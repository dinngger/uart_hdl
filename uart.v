==> flow/design.v <==
module UART(
    input            clk,
    input            rstn,
    input            rx,
    output reg       tx,
    output reg [7:0] r_data,
    output reg       r_valid,
    input      [7:0] t_data,
    input            t_valid,
    output wire      t_ready
);
reg rx1,
    rx2,
    rx3,
    rxx;
reg rx_delay;
wire rx_change;
reg [13:0] rx_cnt;
wire rx_en;
reg recieve_valid;
reg [3:0] r_data_cnt;
reg [7:0] tx_data;
reg tran_valid;
reg [3:0] tran_cnt;
always @(posedge clk) begin
    rx1 <= rx;
    rx2 <= rx1;
    rx3 <= rx2;
    rxx <= rx3;
end
always @(posedge clk) begin
    rx_delay <= rxx;
end
assign rx_change = rxx ^ rx_delay;
always @(posedge clk or negedge rstn) begin
    if (rstn == 1'b0)
        rx_cnt <= 14'b0;
    else if (rx_change | (rx_cnt == 14'd2603))
        rx_cnt <= 14'b0;
    else
        rx_cnt <= rx_cnt + 1'b1;
end
assign rx_en = rx_cnt == 14'd1301;
always @(posedge clk or negedge rstn) begin
    if (rstn == 1'b0)
        recieve_valid <= 1'b0;
    else if (rx_en & (~rxx) & (~recieve_valid))
        recieve_valid <= 1'b1;
    else if (recieve_valid & (r_data_cnt == 4'h9) & rx_en)
        recieve_valid <= 1'b0;
    else;
end
always @(posedge clk or negedge rstn) begin
    if (rstn == 1'b0)
        r_data_cnt <= 4'b0;
    else if (recieve_valid)
        if (rx_en)
            r_data_cnt <= r_data_cnt + 1'b1;
        else;
    else
        r_data_cnt <= 4'b0;
end
always @(posedge clk or negedge rstn) begin
    if (rstn == 1'b0)
        r_data <= 8'b0;
    else if (recieve_valid & rx_en & (~r_data_cnt[3]))
        r_data[r_data_cnt] <= rxx;
    else;
end
always @(posedge clk or negedge rstn) begin
    if (rstn == 1'b0)
        r_valid <= 1'b0;
    else
        r_valid <= recieve_valid & rx_en & (r_data_cnt == 4'd9);
end
always @(posedge clk or negedge rstn) begin
    if (rstn == 1'b0)
        tx_data <= 8'b0;
    else if (t_valid & t_ready)
        tx_data <= t_data;
    else;
end
always @(posedge clk or negedge rstn) begin
    if (rstn == 1'b0)
        tran_valid <= 1'b0;
    else if (t_valid)
        tran_valid <= 1'b1;
    else if (t_valid & rx_en & (tran_cnt == 4'd10))
        tran_valid <= 1'b0;
    else;
end
always @(posedge clk or negedge rstn) begin
    if (rstn == 1'b0)
        tran_cnt <= 4'b0;
    else if (tran_valid)
        if (rx_en)
            tran_cnt <= tran_cnt + 1'b1;
        else;
    else
        tran_cnt <= 4'b0;
end
always @(posedge clk or negedge rstn) begin
    if (rstn == 1'b0)
        tx <= 1'b1;
    else if (tran_valid)
        if (rx_en)
            case (tran_cnt)
                4'd0 : tx <= 1'b0;
                4'd1 : tx <= tx_data[0];
                4'd2 : tx <= tx_data[1];
                4'd3 : tx <= tx_data[2];
                4'd4 : tx <= tx_data[3];
                4'd5 : tx <= tx_data[4];
                4'd6 : tx <= tx_data[5];
                4'd7 : tx <= tx_data[6];
                4'd8 : tx <= tx_data[7];
                4'd9 : tx <= ^tx_data;
                4'd10 : tx <= 1'b1;
                default : tx <= 1'b1;
            endcase
        else;
    else
        tx <= 1'b1;
end
assign t_ready = ~tran_valid;
endmodule  
# Tool chain data of UART
# What the tools print for UART, step after step.
# Line numbers count from 1 in the design file above.
# Operators carry their Yosys type and port widths (W data, S select, Z words).
# Cell names lack the library's common part.
# A cell with n/a has no value.
# setup
design	UART
clock	clk
library	sky130hd
corner	tt_025C_1v80

# Elaborated design
# Source: Yosys, flattened and elaborated, memories not mapped. Widths are those after wreduce. Registers that Yosys merges into a memory's read port (data or address) are not register bits. Print and check cells do not count. Equal cells are merged and count once.
# word_totals
latchBits	0
out_inout_bits	11
clocked_rd_ports_x_width	0
mem_count	0
input_bits	12
elab_cells	70
mem_bits_rw	0
regBits	47
romBits	0
# op_classes
div_mod_pow	0
n_reduce_logical	4
multipliers	0
eq_ne	15
n_logic	19
n_shift	2
compare	0
add_sub_neg	4
mux	12
# ops
op	n
$eq A4 B3 Y1 const B	4
$eq A4 B4 Y1 const B	4
$mux W4	4
$add A14 B1 Y14 const B	1
$eq A14 B11 Y1 const B	1
$eq A14 B12 Y1 const B	1
$mux W14	1
$and A1 B1 Y1	10
$pmux W1 S10	1
$shift A1 B5 Y8	1
$shift A1 B5 Y8 const A	1
$add A4 B1 Y4 const B	2
$eq A4 B2 Y1 const B	2
$and A8 B8 Y8	1
$or A8 B8 Y8	1
$not A8 Y8	1
$reduce_xor A8 Y1	1
$mux W1	6
$neg A4 Y5	1
$not A1 Y1	4
$ne A2 B1 Y1 const B	2
$reduce_bool A2 Y1	2
$eq A4 B1 Y1 const B	1
$logic_not A4 Y1	1
$or A1 B1 Y1	1
$xor A1 B1 Y1	1

# Longest topological paths
# Depth = most cells in a row (Yosys ltp): at word level without a register or memory, in the mapped netlist without a sequential cell, where the memories' decode and read muxes count.
# logic_depth
depth_word	5
ABC_AREA	1
ltp_mapped	12
ltp_nobuf	12

# After synthesis
# Source: synth_stat.txt of the flow (Yosys; design flattened, memories mapped). It holds for the ABC_AREA given above (unset counts as 0); a run with the other value may have another netlist.
# The area totals of this step are shown rounded.
# types
cell_type	n
dfrtp_1	41
nand2_1	101
nand3_1	31
ha_1	12
nor2_1	38
inv_1	33
dfxtp_1	5
o21ai_0	19
nand4_1	13
a21oi_1	15
nor3_1	12
nor3_2	4
nand3_2	3
nor3b_1	4
dfstp_2	1
xor2_1	3
nor2_2	4
nor2_4	2
# Other cell types: 12; their cells: 20.
# mapped
seqArea_um2	1152
n_buf	3
cell_count	361
yosys_area_um2	2720
ffs	47

# Worst setup path after synthesis
# Source: OpenSTA report_checks on the synthesized netlist (no wires, ideal clock, input and output delay 20% of the period each), path of least setup slack; recovery checks are left aside. Register names are those of the netlist, which keeps one name where synthesis merged equal registers.
# synth_timing
kind	reg2reg
start	reg r_data_cnt[0]
end	reg r_data[4]
t_required_ps	3873
delay_ps	1547
tclk_ps	3990
path_slack_ps	2444
path_stages	9
arrival_time_ps	1430
setup_time_ps	117
path_buffers	0
launch_ps	0
synth_period_reached_ps	1546
# "delay_ps" is the arrival time less input delay plus setup time.
# "path_stages": output pins that drive a net of the path, with the launching flip-flop's if there is one; two outputs of one cell count as two.
# "synth_period_reached_ps" is the clock period less the worst setup slack; recovery checks do not enter. This is arithmetic on one report: input and output delays are still those of the set period (20% each).
# The rows between start and end are the longest chain of elaborated cells between them; the timing report does not say that the signal goes this way. Where chains are equally long, one stands for them.
# A line is the first line of the expression or statement that the cell stems from. Yosys adds cells for indexed reads and writes and turns some case tables into memories.
# A register here has more assigning lines than the two given.
# synth_via
cell_sequence	dfrtp_1 -> inv_2 -> ha_1 -> xnor2_2 -> nand4_1 -> o21ai_0 -> nand2_1 -> nand2_1 -> nand2_1
elab_chain_cells	5
cone_cells	6
cone_lines	1
cone_classes	add/sub: 1; shift: 2; logic: 3
# synth_lines
element	line	rtl
from (decl)	21	reg [3:0] r_data_cnt;
from (assign)	55	r_data_cnt <= 4'b0;
from (assign)	58	r_data_cnt <= r_data_cnt + 1'b1;
$neg A4 Y5	67	r_data[r_data_cnt] <= rxx;
$shift A1 B5 Y8	67
$not A8 Y8	67
$and A8 B8 Y8	67
$or A8 B8 Y8	67
to (assign)	65	r_data <= 8'b0;
to (assign)	67
to (decl)	6	output reg [7:0] r_data,

# Path in the finished layout
# Path of least setup slack in the final report of run B (OpenROAD, finished layout, wires in). Where an end is a register, its clock arrival counts in the times.
# The path's times are printed in steps of 10 ps; the period is the one set.
# layout_timing
kind	reg2out
start	reg tx
end	out tx
path_buffers	1
path_stages	2
launch_ps	310
path_slack_ps	1860
arrival_time_ps	1370
t_required_ps	3230
tclk_ps	4040
out_delay_ps	810
# A register here has more assigning lines than the two given.
# layout_via
cell_sequence	dfstp_2 -> clkdlybuf4s50_1
elab_chain_cells	0
cone_cells	0
cone_lines	0
# layout_lines
element	line	rtl
from (decl)	5	output reg       tx,
from (assign)	109	4'd1 : tx <= tx_data[0];
from (assign)	110	4'd2 : tx <= tx_data[1];
to (decl)	5

# UART through Yosys and OpenROAD on sky130hd: 2 stored runs, unordered, with their settings and measured results. The constraints put input and output delay at 20% of the set period each and load the outputs with 0.01 pF.
# By "achievedPeriod_ps" is meant the clock period of the run minus its worst setup slack. This is arithmetic on one report: input and output delays are still those of the set period (20% each).
# "timing.worst_path_ps" = time allowed to the worst setup path (clock period - input delay - output delay, where it has them) - its slack; a late launch clock adds to it, a late capture clock takes from it.
# "timing.worst_path_ps" is known to 10 ps.
# The results are shown rounded.
# Among the settings, - means not set for that run.
# Results: - = not shown.
name,run A,run B
period_ns,3.92,4.04
CORE_UTILIZATION,56,70
SETUP_SLACK_MARGIN,-0.34,-0.14
PLACE_DENSITY_LB_ADDON,0.21,-
CORE_ASPECT_RATIO,1.06,0.9
CORE_MARGIN,8,2
CELL_PAD_IN_SITES_GLOBAL_PLACEMENT,2,-
CELL_PAD_IN_SITES_DETAIL_PLACEMENT,0,-
TNS_END_PERCENT,85,-
CTS_CLUSTER_DIAMETER,357,139
CAP_MARGIN,40,20
SLEW_MARGIN,20,20
PLACE_DENSITY,-,0.57
ABC_AREA,-,1
CTS_CLUSTER_SIZE,-,66
synth_chip_area_um2,-,2720
die_um2,-,4401
stdcell_area_um2,-,3108
final_util_pct,-,83.3
timing.setup.ws_ps,-,1861
timing.setup.tns_ps,-,0
achievedPeriod_ps,-,2179
timing.worst_path_ps,-,1370
worst_path_kind,-,reg2out
# Run A: no final report: placement broke off with FLW-0024
